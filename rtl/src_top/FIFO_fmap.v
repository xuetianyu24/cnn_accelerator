==> flow/design.v <==
module FIFO_fmap
( 	
    input  clk,
	input  rstn,
	input  [7:0] din,
	input  wr_en,
	input  rd_en,
	input  rd_rst,
	output empty,
	output full,
	output [7:0] dout
);
	reg [7:0] rd_ptr, wr_ptr;
	reg [7:0] mem [0:149]; 
	reg [7:0] dout_r;
	integer i;
	assign empty = (wr_ptr == rd_ptr);
	assign full  = ((wr_ptr - rd_ptr) == 8'd150);
	reg wr_en_delay;
	always@(posedge clk)begin
		if(!rstn)
			wr_en_delay <= 0;
		else
			wr_en_delay <= wr_en;
	end
	always @(posedge clk or negedge rstn)begin
		if(!rstn)
			dout_r <= 0;
		else if(rd_en && !empty)
			dout_r <= mem[rd_ptr];
	end
	always @(posedge clk) 
	begin
	if(rstn && wr_en_delay && !full)
		mem[wr_ptr] <= din;
	end
	always @(posedge clk or negedge rstn) 
	begin
		if(!rstn) 
			wr_ptr <= 0;
		else if(!full && wr_en_delay) 
			wr_ptr <= wr_ptr + 1;
	end
	always @(posedge clk or negedge rstn) 
	begin
		if(!rstn)
			rd_ptr <= 0;
		else
			if(rd_rst)	
				rd_ptr <= 0;
			else if(!empty && rd_en) 
				rd_ptr <= rd_ptr + 1;
		end
	assign dout = dout_r;
endmodule 
* Step by step through the tools: FIFO_fmap
The steps from the RTL of FIFO_fmap to its reports follow in flow order. Line numbers count from 1 in the design file above. Cell names lack the library's common part. The mark -- stands for no value.
Set-up: design top FIFO_fmap, clock port clk, standard-cell library sky130hd, timing corner tt_025C_1v80

* Word level
Yosys after proc, flatten, opt, wreduce and memory -nomap, before mapping. Memory bits, and registers merged into a memory's read port (data or address), are not among the register bits. Print and check cells are not counted. Equal cells are merged and count once. Yosys's memory passes give these memory sizes; they may raise the number of words (mostly to a power of two), join words into wider ones and drop unused or constant bits.
Storage and ports: RAM bits 1200, clocked read ports x word width 8, register bits after elaboration 17, output and inout port bits 10, bits of input ports 13, memory cells 1
Memory list:
- mem | depth 150, width 8, rd ports 1, wr ports 1, RTL line 14 | reg [7:0] mem [0:149];
Cells by class: reduce/logical cells 8, equality and inequality tests 2, add/sub/neg operators 3, mux-type cells 5
Operator list (number):
- 2-to-1 mux 8 bit | 4
- adder 8 x 1 -> 8 bit (second input constant) | 2
- subtractor 8 bit | 1
- == test 8 bit | 1
- == test 8 bit (second input constant) | 1
- logical AND 1 bit | 4
- logical NOT 1 bit | 3
- nonzero test 2 bit | 1
- 2-to-1 mux 1 bit | 1

* Depth
Yosys ltp: most cells in a row. Word level: on the elaborated netlist, between registers, memories and ports. Mapped: between sequential cells and ports; inverters and the memories' decode and read muxes count.
Logic depth: depth after elaboration 5, ABC_AREA 0, gate-level depth with buffers 12, gate-level depth less buffers 8

* After synthesis
Yosys stat after the flow's synthesis: flattened, memories mapped to cells. It holds for the ABC_AREA given above (unset counts as 0); a run with the other value may have another netlist. The area totals of this step are shown rounded.
Cell types:
- edfxtp_1 | number 1200, area in all 3.6E+04 sq um
- mux4_2 | number 256, area in all 5765.53 sq um
- mux2i_1 | number 148, area in all 1.48E+03 sq um
- nor2_1 | number 161, area in all 604.33 sq um
- dfrtp_1 | number 24, area in all 600.576 sq um
- mux2_2 | number 27, area in all 304.042 sq um
- buf_6 | number 26, area in all 292.781 sq um
- nand2_1 | number 59, area in all 221.462 sq um
- o22ai_1 | number 35, area in all 218.96 sq um
- nor4_1 | number 29, area in all 181.424 sq um
- clkbuf_1 | number 47, area in all 176.419 sq um
- a21oi_1 | number 31, area in all 155.149 sq um
- buf_2 | number 30, area in all 150.144 sq um
- ha_1 | number 12, area in all 150.144 sq um
- a211oi_1 | number 18, area in all 135.13 sq um
- o21ai_0 | number 25, area in all 125.12 sq um
- o211ai_1 | number 16, area in all 120.115 sq um
- o221ai_1 | number 13, area in all 113.859 sq um
Not listed: further types 36, cells in them 216.
Mapped netlist: standard cells after synthesis 2373, flip-flop cells 1225, synthesis area 48360 sq um, sequential area 36660 sq um, buffer cells 138

* Timing after synthesis
Source: OpenSTA report_checks on the synthesized netlist (no wires, ideal clock, input and output delay 20% of the period each), path of least setup slack; recovery checks are left aside. Register names are those of the netlist, which keeps one name where synthesis merged equal registers.
Path after synthesis: kind reg2reg, start register rd_ptr[4], end memory mem[11][0], path delay 4.000 ns, path buffers 4, stages on the path 13, arrival time 3.605 ns, path slack 1.240 ns, time at the first pin 0.000 ns, clock period 5.24 ns, synthesis period reached 4.0 ns
"path delay" is the arrival time less input delay plus setup time. "stages on the path" counts driving pins, that of a launching flip-flop among them; a cell with two outputs on the path counts twice. "synthesis period reached" = period - worst setup slack (recovery checks aside). The figure is calculated, with input and output delays left at 20% of the set period. Between the ends stands the longest chain of elaborated cells between them, by number of cells; it is not shown to be the way that was timed. Of several equally long chains one is given. A line is the first line of the expression or statement that the cell stems from. Yosys adds cells for indexed reads and writes and turns some case tables into memories. A register here has more assigning lines than the two given. The path ends at the enable pin of a flip-flop; only ways to that pin are counted.
Between the ends, after synthesis: path through dfrtp_1 clkbuf_1 inv_1 clkbuf_1 buf_1 ha_1 a21o_1 a21o_1 a21oi_1 xnor2_2 o21ai_2 buf_2 nor4_1, cells in the longest elaborated chain 5, elaborated cells between the ends (all ways) 6
Ends and longest elaborated chain, after synthesis:
- start: declaration | RTL line 13 | reg [7:0] rd_ptr, wr_ptr;
- start: assignment | RTL line 47 | rd_ptr <= 0;
- start: assignment | RTL line 52 | rd_ptr <= rd_ptr + 1;
- subtractor 8 bit | RTL line 18 | assign full = ((wr_ptr - rd_ptr) == 8'd150);
- == test 8 bit | RTL line 18
- logical NOT 1 bit | RTL line 34 | if(rstn && wr_en_delay && !full)
- logical AND 1 bit | RTL line 34
- 2-to-1 mux 8 bit | RTL line 34
- end: declaration | RTL line 14 | reg [7:0] mem [0:149];

* Path in the finished layout
From the final timing report of job 1: the path of least setup slack in the routed layout; clock arrival at registers is part of the times.
Path after layout: kind reg2out, start register rd_ptr[6], end output full, output delay 0.73 ns, path buffers 2, stages on the path 9, clock period 3.65 ns, arrival time 2.84 ns, path slack 0.08 ns, time at the first pin 0.68 ns
Between the ends stands the longest chain of elaborated cells between them, by number of cells; it is not shown to be the way that was timed. Of several equally long chains one is given. A register here has more assigning lines than the two given.
Between the ends, after layout: path through dfrtp_1 inv_1 ha_1 xor2_1 o31ai_1 o211ai_2 nor2_4 buf_4 dlygate4sd2_1, cells in the longest elaborated chain 2, elaborated cells between the ends (all ways) 2
Ends and longest elaborated chain, after layout:
- start: declaration | RTL line 13 | reg [7:0] rd_ptr, wr_ptr;
- start: assignment | RTL line 47 | rd_ptr <= 0;
- start: assignment | RTL line 52 | rd_ptr <= rd_ptr + 1;
- subtractor 8 bit | RTL line 18 | assign full = ((wr_ptr - rd_ptr) == 8'd150);
- == test 8 bit | RTL line 18
- end: declaration | RTL line 10 | output full,

Measured data: module FIFO_fmap, platform sky130hd, 2 stored runs of the flow under differing settings, order arbitrary. Input and output delays are each 20% of the period that was set; the output load is 0.01 pF.
"achieved period" means the clock period less the worst setup slack. The figure is calculated, with input and output delays left at 20% of the set period.
"time of the worst setup path" means the part of the period allowed to the worst setup path (the constraints hold back 20% at inputs and 20% at outputs) less its slack; where the path has registers, the arrival times of their clocks count too.
By "power" is meant OpenSTA's value without simulated activity: inputs other than the clock are taken to toggle once in ten clock periods, and the tool carries that through the logic.
The results are shown rounded.

[job 1] flow files
==> flow/run.sh <==
#!/bin/bash
# the make line also repeats the synthesis and layout settings of config.mk as NAME=value (left out here)
make -C /OpenROAD-flow-scripts/flow DESIGN_CONFIG=/design/flow/config.mk WORK_HOME=/design/flow/orfs CLKGATE_MAP_FILE= finish
==> flow/config.mk <==
export PLATFORM = sky130hd
export DESIGN_NAME = FIFO_fmap
export DESIGN_NICKNAME = FIFO_fmap
export VERILOG_FILES = /design/flow/design.v
export SDC_FILE = /design/flow/constraint.sdc
export NUM_CORES = 4
export LEC_CHECK = 0
export ABC_AREA = 0
export CAP_MARGIN = 20
export CELL_PAD_IN_SITES_DETAIL_PLACEMENT = 0
export CORE_ASPECT_RATIO = 1.25
export CORE_MARGIN = 2
export CORE_UTILIZATION = 58
export CTS_CLUSTER_SIZE = 27
export PLACE_DENSITY = 0.36
export SLEW_MARGIN = 20
export TNS_END_PERCENT = 35
==> flow/constraint.sdc <==
create_clock -name core_clock -period 3.65 [get_ports {clk}]
set_input_delay 0.7300 -clock core_clock [delete_from_list [all_inputs] [get_ports {clk}]]
set_output_delay 0.7300 -clock core_clock [all_outputs]
set_load 0.01 [all_outputs]

[job 1] result: area of the synthesized netlist 48,360 sq um; die area 85,720 sq um; standard-cell area of the final layout 55,120 sq um; final utilization 66.7%; setup slack of the worst path 0.076 ns; setup TNS 0.000 ns; smallest hold slack 0.510 ns; power 0.03271 W; achieved period 3.574 ns; time of the worst setup path 2.84 ns; worst setup path type reg2out

[job 2] flow files
==> flow/run.sh <==
#!/bin/bash
# the make line also repeats the synthesis and layout settings of config.mk as NAME=value (left out here)
make -C /OpenROAD-flow-scripts/flow DESIGN_CONFIG=/design/flow/config.mk WORK_HOME=/design/flow/orfs CLKGATE_MAP_FILE= finish
==> flow/config.mk <==
export PLATFORM = sky130hd
export DESIGN_NAME = FIFO_fmap
export DESIGN_NICKNAME = FIFO_fmap
export VERILOG_FILES = /design/flow/design.v
export SDC_FILE = /design/flow/constraint.sdc
export NUM_CORES = 4
export LEC_CHECK = 0
export CAP_MARGIN = 10
export CELL_PAD_IN_SITES_GLOBAL_PLACEMENT = 1
export CORE_MARGIN = 2
export CORE_UTILIZATION = 18
export CTS_CLUSTER_DIAMETER = 152
export MAX_ROUTING_LAYER = met5
export PLACE_DENSITY_LB_ADDON = 0.27
export SETUP_SLACK_MARGIN = 0.71
export SLEW_MARGIN = 20
export TNS_END_PERCENT = 25
==> flow/constraint.sdc <==
create_clock -name core_clock -period 6.4 [get_ports {clk}]
set_input_delay 1.2800 -clock core_clock [delete_from_list [all_inputs] [get_ports {clk}]]
set_output_delay 1.2800 -clock core_clock [all_outputs]
set_load 0.01 [all_outputs]

[job 2] result: area of the synthesized netlist 48,360 sq um; die area 272,800 sq um; standard-cell area of the final layout 57,550 sq um; final utilization 21.5%; setup slack of the worst path 1.005 ns; setup TNS 0.000 ns; smallest hold slack 0.589 ns; power 0.01995 W; achieved period 5.395 ns; time of the worst setup path 4.11 ns; worst setup path type reg2out
