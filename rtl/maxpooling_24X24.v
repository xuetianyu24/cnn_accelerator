==> flow/design.v <==
module maxpooling
(
    input  clk,
    input  rstn,
    input  ivalid,       
    input  state,        
    input  [7:0] din,    
    output ovalid,       
    output [7:0] dout    
);
	reg [7:0] data [0:23];   
	reg [6:0] ptr;           
	reg cnt;                 
	reg [7:0] data_reg_0;    
	reg [7:0] data_reg_1;    
	reg [7:0] dout_r;        
	always@(posedge clk)begin
		if(!rstn)
			ptr <= 7'b0000000;
		else
			case(state)
				1'b0:begin
					if(ptr == 7'd48-1)  
						ptr <= 7'd0;
					else 
						if(!ivalid)
							ptr <= ptr;
						else
							ptr <= ptr + 7'd1;
					end
				1'b1:begin
					if(ptr == 7'd16-1)  
						ptr <= 7'd0;
					else 
						if(!ivalid)
							ptr <= ptr;
						else
							ptr <= ptr + 7'd1;
					end               
			endcase
	end
	always@(posedge clk or negedge rstn)begin
	if(!rstn)
		cnt <= 0;
	else
		case(state)
			1'b0:begin
					if(ptr < 7'd25 - 1)  
						cnt <= 0;
					else
						if(ivalid)
							cnt <= cnt + 1'b1;
						else
							cnt <= cnt;
				end
			1'b1:begin
					if(ptr <= 7'd7)
						cnt <= 0;
					else
						if(ivalid)
							cnt <= cnt + 1'b1;
						else
							cnt <= cnt;
				end
		endcase
	end
	always@(posedge clk)
	begin
		case(state)
		1'b0:begin
			if(ptr <= 7'd24 && ivalid) 
				data[ptr] <= din;
			end
		1'b1:begin
			if(ptr <= 7'd8 && ivalid) 
				data[ptr] <= din;
			end          
		endcase   
	end
	always@(posedge clk)
	begin
		case({state,cnt})  
		2'b00:begin
			if(ptr >= 7'd24)
			begin
				if(din>data[ptr-7'd24])
					data_reg_0 <= din;
				else
					data_reg_0 <= data[ptr-7'd24];
			end
			else
				data_reg_0 <= 0;
			end
		2'b01:begin
			if(ptr >= 7'd24)
			begin
				if(din>data[ptr-7'd24])
					data_reg_1 <= din;
				else
					data_reg_1 <= data[ptr-7'd24];
			end
			else
				data_reg_1 <= 0;
			end
		2'b10:begin
			if(ptr >= 7'd9)
			begin
				if(din>data[ptr-7'd9])
					data_reg_0 <= din;
				else
					data_reg_0 <= data[ptr-7'd9];
			end
			else
				data_reg_0 <= 0;
			end
		2'b11:begin
			if(ptr >= 7'd9)
			begin
				if(din>data[ptr-7'd9])
					data_reg_1 <= din;
				else
					data_reg_1 <= data[ptr-7'd9];
			end
			else
				data_reg_1 <= 0;
			end 
		default:begin
				data_reg_1 <= 0; 
				data_reg_0 <= 0;
				end         
		endcase
	end
	reg cnt_d;
	always@(posedge clk)begin
		if(!rstn)
			cnt_d <= 0;
		else
			cnt_d <= cnt;
	end
	assign ovalid = ~cnt && cnt_d;  
	assign dout   = data_reg_1 > data_reg_0 ? data_reg_1 : data_reg_0;
endmodule
## Reports on maxpooling

What the tools print for maxpooling, step after step.
Lines are those of the file above, counted from 1.
Cell names lack the library's common part.
The mark -- stands for no value.

- Top: maxpooling
- Clock: clk
- Standard-cell library: sky130hd
- Timing corner: tt_025C_1v80

## Word-level counts

Source: Yosys, flattened and elaborated, memories not mapped. Widths are those after wreduce. Registers that Yosys merges into a memory's read port (data or address) are not register bits. Print and check cells do not count. Equal cells are merged and count once.
Memory sizes are those after Yosys's memory passes, which may raise the word count (mostly to a power of two), join words into wider ones and drop unused or constant bits.

- Output and inout bits: 9
- Memories kept: 1
- Bits in registers: 25
- Word-level cells: 71
- Input port bits: 12
- Memory bits (writable): 192

- Reduce/logical cells: 6
- Order comparisons: 9
- Multiplexer cells: 31
- Add/sub/neg operators: 4
- Bitwise logic cells: 10
- Eq/ne operators: 5

Memory list:

| memory | depth | width | read ports | write ports | RTL line | RTL |
|---|---|---|---|---|---|---|
| data | 24 | 8 | 2 | 1 | 11 | `reg [7:0] data [0:23];` |

Operators with widths:

| cell | number |
|---|---|
| 2-to-1 mux 8 bit | 11 |
| case mux 8 bit (select 2 bit) | 4 |
| > comparator 8 bit | 3 |
| 2-to-1 mux 7 bit | 3 |
| case mux 7 bit (select 2 bit) | 1 |
| 2-to-1 mux 1 bit | 11 |
| bitwise OR 1 bit | 8 |
| adder 7 x 1 -> 7 bit with constant B | 1 |
| less-or-equal comparator 7 x 3 -> 1 bit with constant B | 1 |
| greater-or-equal comparator 7 x 4 -> 1 bit with constant B | 1 |
| less-or-equal comparator 7 x 4 -> 1 bit with constant B | 1 |
| == test 7 x 4 -> 1 bit with constant B | 1 |
| greater-or-equal comparator 7 x 5 -> 1 bit with constant B | 1 |
| less-or-equal comparator 7 x 5 -> 1 bit with constant B | 1 |
| less-than comparator 7 x 5 -> 1 bit with constant B | 1 |
| == test 7 x 6 -> 1 bit with constant B | 1 |
| subtractor 5 x 4 -> 5 bit with constant B | 1 |
| subtractor 5 bit with constant B | 1 |
| == test 2 bit with constant B | 2 |
| nonzero test 2 bit | 2 |
| logical AND 1 bit | 3 |
| inverter 1 bit | 2 |
| == test 2 x 1 -> 1 bit with constant B | 1 |
| zero test 2 bit | 1 |
| case mux 1 bit (select 2 bit) | 1 |
| adder 1 bit with constant B | 1 |

## Longest topological paths

Yosys ltp: most cells in a row. Word level: on the elaborated netlist, between registers, memories and ports. Mapped: between sequential cells and ports; inverters and the memories' decode and read muxes count.

- Word-level depth: 5
- ABC_AREA: 0
- Mapped depth: 20
- Mapped depth without buffers: 19

## Synthesis result

The flow's flattened synthesis, as Yosys stat reports it; memories are mapped. The netlist is that of the ABC_AREA named above (0 if unset); the other value can give another one.

- Chip area (Yosys): 0.0097443 mm²
- Cells in the netlist: 757
- Sequential area: 0.0064312 mm²
- Buffers: 34
- Mapped flip-flops: 217

Cells by type:

| cell | number | area in all (µm²) |
|---|---|---|
| edfxtp_1 | 208 | 6245.99 |
| nand2_1 | 164 | 615.59 |
| ha_1 | 26 | 325.312 |
| mux2i_1 | 30 | 300.288 |
| nand3_1 | 56 | 280.269 |
| a32oi_1 | 20 | 175.168 |
| dfxtp_1 | 8 | 160.154 |
| nor2_1 | 38 | 142.637 |
| a22o_1 | 14 | 122.618 |
| mux2_2 | 9 | 101.347 |
| inv_1 | 25 | 93.84 |
| mux4_2 | 4 | 90.086 |
| a211oi_2 | 6 | 75.072 |
| nand4_1 | 12 | 75.072 |
| a21oi_1 | 14 | 70.067 |
| buf_2 | 14 | 70.067 |
| a31oi_1 | 10 | 62.56 |
| xnor2_1 | 7 | 61.309 |

Other cell types: 37; their cells: 92.

## Timing after synthesis

OpenSTA on the mapped netlist: ideal clock, no wires. The path of least setup slack (recovery checks aside). Input and output delay are each 20% of the period. Register names are those of the netlist, which keeps one name where synthesis merged equal registers.

- Path type: input -> register
- Start point: input port state
- End point: register data_reg_1[1]
- Arrival time: 4.225 ns
- Time at the first pin: 1.474 ns
- Period: 7.37 ns
- Delay of the path: 3.007 ns
- Required time: 7.114 ns
- Setup time: 0.256 ns
- Slack: 2.889 ns
- Path buffers: 2
- External input delay: 1.474 ns
- Driving pins on the path: 16
- Synthesis period reached: 4.481 ns

"delay of the path" is the arrival time less input delay plus setup time.
"driving pins on the path" counts driving pins, that of a launching flip-flop among them; a cell with two outputs on the path counts twice.
"synthesis period reached" is the clock period less the worst setup slack; recovery checks do not enter. This is arithmetic on one report: input and output delays are still those of the set period (20% each).
The rows between start and end are the longest chain of elaborated cells between them; the timing report does not say that the signal goes this way. Where chains are equally long, one stands for them.
A line is the first line of the expression or statement that the cell stems from. Yosys adds cells for indexed reads and writes and turns some case tables into memories.
At most two assigning lines are given for a register; there are more.
Ways into the end's enable are left out, as the timed path ends at the data pin.

- Cells stage by stage: clkbuf_1 -> o21ai_0 -> and4_1 -> buf_2 -> nand3_1 -> nand4_1 -> a221oi_2 -> inv_1 -> ha_1 -> a21o_1 -> a21o_1 -> a21oi_1 -> o21ai_0 -> nand2_1 -> nor2_1 -> a22o_1
- Cells in the longest elaborated chain: 2
- Elaborated cells between the ends (all ways): 3
- Source lines of those cells: 1
- Those cells by class: eq/ne (2); mux (1)

RTL lines, path post-synthesis:

| what | RTL line | RTL |
|---|---|---|
| from (decl) | 6 | `input  state,` |
| == test 2 bit | 82 | `case({state,cnt})` |
| case mux 8 bit (select 2 bit) | 82 |  |
| to (assign) | 98 | `data_reg_1 <= din;` |
| to (assign) | 100 | `data_reg_1 <= data[ptr-7'd24];` |
| to (decl) | 15 | `reg [7:0] data_reg_1;` |

## Timing after layout

From the final timing report of stored run 1: the path of least setup slack in the routed layout; clock arrival at registers is part of the times.

- Path type: input -> register
- Start point: input port state
- End point: register data_reg_1[5]
- Arrival time: 5.85 ns
- Period: 5.39 ns
- Driving pins on the path: 19
- Path buffers: 2
- Time at the first pin: 1.08 ns
- Required time: 5.76 ns
- External input delay: 1.08 ns
- Slack: -0.09 ns
- Setup time: 0.13 ns

The rows between start and end are the longest chain of elaborated cells between them; the timing report does not say that the signal goes this way. Where chains are equally long, one stands for them.
At most two assigning lines are given for a register; there are more.
Ways into the end's enable are left out, as the timed path ends at the data pin.

- Cells stage by stage: clkdlybuf4s50_1 -> clkbuf_1 -> inv_1 -> nand2_2 -> nor2_1 -> o21ai_0 -> nand2_1 -> a32o_1 -> a31oi_2 -> inv_1 -> ha_1 -> nor2b_1 -> o21ai_0 -> nand2b_1 -> a21oi_1 -> o21ai_0 -> nand2_1 -> nor2_1 -> a22o_1
- Cells in the longest elaborated chain: 2
- Elaborated cells between the ends (all ways): 3
- Source lines of those cells: 1
- Those cells by class: eq/ne (2); mux (1)

RTL lines, path after layout:

| what | RTL line | RTL |
|---|---|---|
| from (decl) | 6 | `input  state,` |
| == test 2 bit | 82 | `case({state,cnt})` |
| case mux 8 bit (select 2 bit) | 82 |  |
| to (assign) | 98 | `data_reg_1 <= din;` |
| to (assign) | 100 | `data_reg_1 <= data[ptr-7'd24];` |
| to (decl) | 15 | `reg [7:0] data_reg_1;` |

2 stored runs of maxpooling in the flow (synthesis by Yosys, layout by OpenROAD, sky130hd cells), in arbitrary order. Constraints: input delay and output delay 20% of the set period each, output load 0.01 pF.
"achieved clock period" means the clock period less the worst setup slack. The figure is calculated, with input and output delays left at 20% of the set period.
"time of the worst setup path" is the time allowed to the run's worst setup path (the clock period less input and output delay, where it has them) less its slack. Clock arrival times count: a late capture clock shortens it, a late launch clock lengthens it.
"power consumption" is the tool's figure for a default switching activity; nothing was simulated.

### Stored run 1

Settings: `period_ns=5.39`, `CORE_UTILIZATION=36`, `SETUP_SLACK_MARGIN=-0.51`, `PLACE_DENSITY_LB_ADDON=0.2`, `CELL_PAD_IN_SITES_GLOBAL_PLACEMENT=1`, `GPL_TIMING_DRIVEN=0`, `CTS_CLUSTER_DIAMETER=315`, `CAP_MARGIN=25`, `SLEW_MARGIN=5`, `MAX_ROUTING_LAYER=met4`, `CORE_MARGIN=2`

- Total die area: 0.028399 mm²
- Achieved clock period: 5.476 ns
- Utilization after layout: 0.422
- Synthesized cell area: 0.0097443 mm²
- Time of the worst setup path: 4.40 ns
- Kind of the worst setup path: input -> register
- Standard-cell area after layout: 0.0112996 mm²
- Final setup TNS: -0.944 ns
- Smallest hold slack: 0.635 ns
- Power consumption: 4.091 mW
- Setup slack of the critical path: -0.086 ns

### Stored run 2

Settings: `period_ns=8.63`, `CORE_UTILIZATION=26`, `PLACE_DENSITY=0.65`, `HOLD_SLACK_MARGIN=0.21`, `CELL_PAD_IN_SITES_GLOBAL_PLACEMENT=1`, `TNS_END_PERCENT=25`, `GPL_ROUTABILITY_DRIVEN=1`, `CTS_CLUSTER_SIZE=83`, `SLEW_MARGIN=15`, `MIN_ROUTING_LAYER=met1`, `CAP_MARGIN=20`, `CORE_MARGIN=2`

- Total die area: 0.0390438 mm²
- Achieved clock period: 6.224 ns
- Utilization after layout: 0.307
- Synthesized cell area: 0.0097443 mm²
- Time of the worst setup path: 4.50 ns
- Kind of the worst setup path: input -> register
- Standard-cell area after layout: 0.0112833 mm²
- Final setup TNS: 0.000 ns
- Smallest hold slack: 0.644 ns
- Power consumption: 2.591 mW
- Setup slack of the critical path: 2.406 ns
