==> flow/design.v <==
module window   
(
    input  clk,
    input  rstn,
    input  start,        
    input  state,                   
    input  [7:0]  din,  
    output [39:0] taps   
);
	integer i;
	reg [7:0] mem [0:139];
	always@(posedge clk)begin
		if(start)
			begin
			   mem[0] <= din;           
			   for(i=0;i<139;i=i+1)  
			   	  mem[i+1] <= mem[i];
			end
	end
	assign taps = (!state)?{mem[139],mem[111],mem[83],mem[55],mem[27]}:{mem[59],mem[47],mem[35],mem[23],mem[11]};
endmodule
From RTL to reports: window
What the tools print for window, step after step.
Line numbers count from 1 in the design file above.
Operators: Yosys type, input widths -> output width; for muxes data width and select width s.
A cell with n/a has no value.

inputs
  top module = window
  clock port = clk
  cell library = sky130hd
  timing corner = tt_025C_1v80

Word level
Source: Yosys, flattened and elaborated. Widths are those after wreduce; folded enables and synchronous resets count as part of the registers. Registers that Yosys merges into a memory's read port (data or address) are not register bits. Print and check cells do not count. Equal cells are merged and count once.

cells by class
  multiplexer cells = 1
  reduce/logical cells = 0
  equality and inequality tests = 0
  $mul = 0
  bitwise gates (word level) = 0
  $lt $le $gt $ge = 0
  shifts and indexed selects = 0
  div/mod/pow operators = 0
  $add $sub $neg = 0

operator list
  operator  count
  $mux 40   1

word-level totals
  memory cells = 0
  word width x clocked read ports = 0
  ROM bits = 0
  bits of input ports = 12
  output and inout port bits = 40
  memory bits (writable) = 0
  register bits after elaboration = 1120
  latch bits = 0

Logic depth
Depth = most cells in a row (Yosys ltp): at word level without a register or memory, in the mapped netlist without a sequential cell, where the memories' decode and read muxes count.

depth
  depth after elaboration = 1
  ABC_AREA = 0
  depth in mapped cells = 2
  gate-level depth less buffers = 1

Mapped cells and area
Yosys stat after the flow's synthesis: flattened, memories mapped to cells. It holds for the ABC_AREA given above (unset counts as 0); a run with the other value may have another netlist.

cell types
  cell                       count  area in all (um2)
  sky130_fd_sc_hd__edfxtp_1  1120   3.36E+04
  sky130_fd_sc_hd__mux2_2    40     450.432
  sky130_fd_sc_hd__buf_6     4      45.043

mapped netlist
  chip area (Yosys) = 34127.7 um2
  flip-flop cells = 1120
  area of sequential cells = 33632.3 um2
  cell count = 1164

Timing after synthesis
Source: OpenSTA report_checks on the synthesized netlist (no wires, ideal clock, input and output delay 20% of the period each), path of least setup slack; recovery checks are left aside. Register names are those of the netlist, which keeps one name where synthesis merged equal registers.

path after synthesis
  path kind = input -> output
  start = in state
  end = out taps[0]
  slack = 0.044 ns
  period = 0.857 ns
  external input delay = 0.171 ns
  stages on the path = 2
  path delay = 0.471 ns
  external output delay = 0.171 ns
  data arrival time = 0.642 ns
  required time = 0.686 ns
  period reached after synthesis = 0.813 ns

"path delay" = arrival - input delay + setup time.
At an output port there is no setup time.
"stages on the path" counts driving pins, that of a launching flip-flop among them; a cell with two outputs on the path counts twice.
"period reached after synthesis" is the clock period less the worst setup slack; recovery checks do not enter. This is arithmetic on one report: input and output delays are still those of the set period (20% each).
The rows between start and end are the longest chain of elaborated cells between them; the timing report does not say that the signal goes this way. Where chains are equally long, one stands for them.
A line is the first line of the expression or statement that the cell stems from. Yosys adds cells for indexed reads and writes and turns some case tables into memories.

on the way, after synthesis
  cell sequence = sky130_fd_sc_hd__buf_6 -> sky130_fd_sc_hd__mux2_2
  cells in the longest elaborated chain = 1

RTL lines, path after synthesis
  element      RTL line  text
  from (decl)  6         input  state,
  $mux 40      20        assign taps = (!state)?{mem[139],mem[111],mem[83],mem[55],mem[27]}:{mem[59],mem[47],mem[35],mem[23],mem[11]};
  to (decl)    8         output [39:0] taps

Worst path after layout
Path of least setup slack in the final report of flow run A (OpenROAD, finished layout, wires in). Where an end is a register, its clock arrival counts in the times.

path post-layout
  path kind = register -> output
  start = reg mem[55][2]
  end = out taps[10]
  period = 0.662 ns
  data arrival time = 1.61 ns
  external output delay = 0.13 ns
  stages on the path = 3
  slack = -1.08 ns
  required time = 0.53 ns

The rows between start and end are the longest chain of elaborated cells between them; the timing report does not say that the signal goes this way. Where chains are equally long, one stands for them.

on the way, post-layout
  cell sequence = sky130_fd_sc_hd__edfxtp_1 -> sky130_fd_sc_hd__mux2_4 -> sky130_fd_sc_hd__buf_6
  cells in the longest elaborated chain = 1

RTL lines, path post-layout
  element        RTL line  text
  from (decl)    11        reg [7:0] mem [0:139];
  from (assign)  17        mem[i+1] <= mem[i];
  $mux 40        20        assign taps = (!state)?{mem[139],mem[111],mem[83],mem[55],mem[27]}:{mem[59],mem[47],mem[35],mem[23],mem[11]};
  to (decl)      8         output [39:0] taps

Record of 2 stored runs of the RTL-to-layout flow on window, platform sky130hd. The runs are unordered. Constraints: input delay and output delay 20% of the set period each, output load 0.01 pF.
"achieved clock period": clock period set for the run, less the worst setup slack. It is reckoned from that one timing run; input and output delays stay at 20% of the period that was set.
"power": no workload was simulated; the value follows from the tool's default switching activity.

Flow run A
==> flow/run.sh <==
#!/bin/bash
# the make line also repeats the synthesis and layout settings of config.mk as NAME=value (left out here)
make -C /OpenROAD-flow-scripts/flow DESIGN_CONFIG=/design/flow/config.mk WORK_HOME=/design/flow/orfs CLKGATE_MAP_FILE= finish
==> flow/config.mk <==
export PLATFORM = sky130hd
export DESIGN_NAME = window
export DESIGN_NICKNAME = window
export VERILOG_FILES = /design/flow/design.v
export SDC_FILE = /design/flow/constraint.sdc
export NUM_CORES = 4
export LEC_CHECK = 0
export CAP_MARGIN = 25
export CORE_ASPECT_RATIO = 1.17
export CORE_MARGIN = 2
export CORE_UTILIZATION = 20
export CTS_CLUSTER_SIZE = 41
export GPL_ROUTABILITY_DRIVEN = 1
export HOLD_SLACK_MARGIN = -0.04
export MAX_ROUTING_LAYER = met4
export PLACE_DENSITY_LB_ADDON = 0.2
export SETUP_SLACK_MARGIN = 0.15
export SLEW_MARGIN = 20
==> flow/constraint.sdc <==
create_clock -name core_clock -period 0.662 [get_ports {clk}]
set_input_delay 0.1324 -clock core_clock [delete_from_list [all_inputs] [get_ports {clk}]]
set_output_delay 0.1324 -clock core_clock [all_outputs]
set_load 0.01 [all_outputs]

==> results of flow run A <==
chip area after synthesis (Yosys): 34127.7 um2
die area: 173969.0 um2
utilization: 25.2 %
worst setup slack after layout: -1.084 ns
total negative slack: -50.487 ns
worst hold slack: -0.131 ns
power: 150.609 mW
achieved clock period: 1.746 ns

Flow run B
==> flow/run.sh <==
#!/bin/bash
# the make line also repeats the synthesis and layout settings of config.mk as NAME=value (left out here)
make -C /OpenROAD-flow-scripts/flow DESIGN_CONFIG=/design/flow/config.mk WORK_HOME=/design/flow/orfs CLKGATE_MAP_FILE= finish
==> flow/config.mk <==
export PLATFORM = sky130hd
export DESIGN_NAME = window
export DESIGN_NICKNAME = window
export VERILOG_FILES = /design/flow/design.v
export SDC_FILE = /design/flow/constraint.sdc
export NUM_CORES = 4
export LEC_CHECK = 0
export ABC_AREA = 0
export CAP_MARGIN = 20
export CELL_PAD_IN_SITES_GLOBAL_PLACEMENT = 2
export CORE_ASPECT_RATIO = 1.17
export CORE_MARGIN = 7
export CORE_UTILIZATION = 41
export GPL_ROUTABILITY_DRIVEN = 1
export PLACE_DENSITY_LB_ADDON = 0.13
export SLEW_MARGIN = 35
==> flow/constraint.sdc <==
create_clock -name core_clock -period 0.516 [get_ports {clk}]
set_input_delay 0.1032 -clock core_clock [delete_from_list [all_inputs] [get_ports {clk}]]
set_output_delay 0.1032 -clock core_clock [all_outputs]
set_load 0.01 [all_outputs]

==> results of flow run B <==
chip area after synthesis (Yosys): 34127.7 um2
die area: 91537.6 um2
utilization: 50.0 %
worst setup slack after layout: -1.132 ns
total negative slack: -166.146 ns
worst hold slack: -0.037 ns
power: 189.527 mW
achieved clock period: 1.648 ns
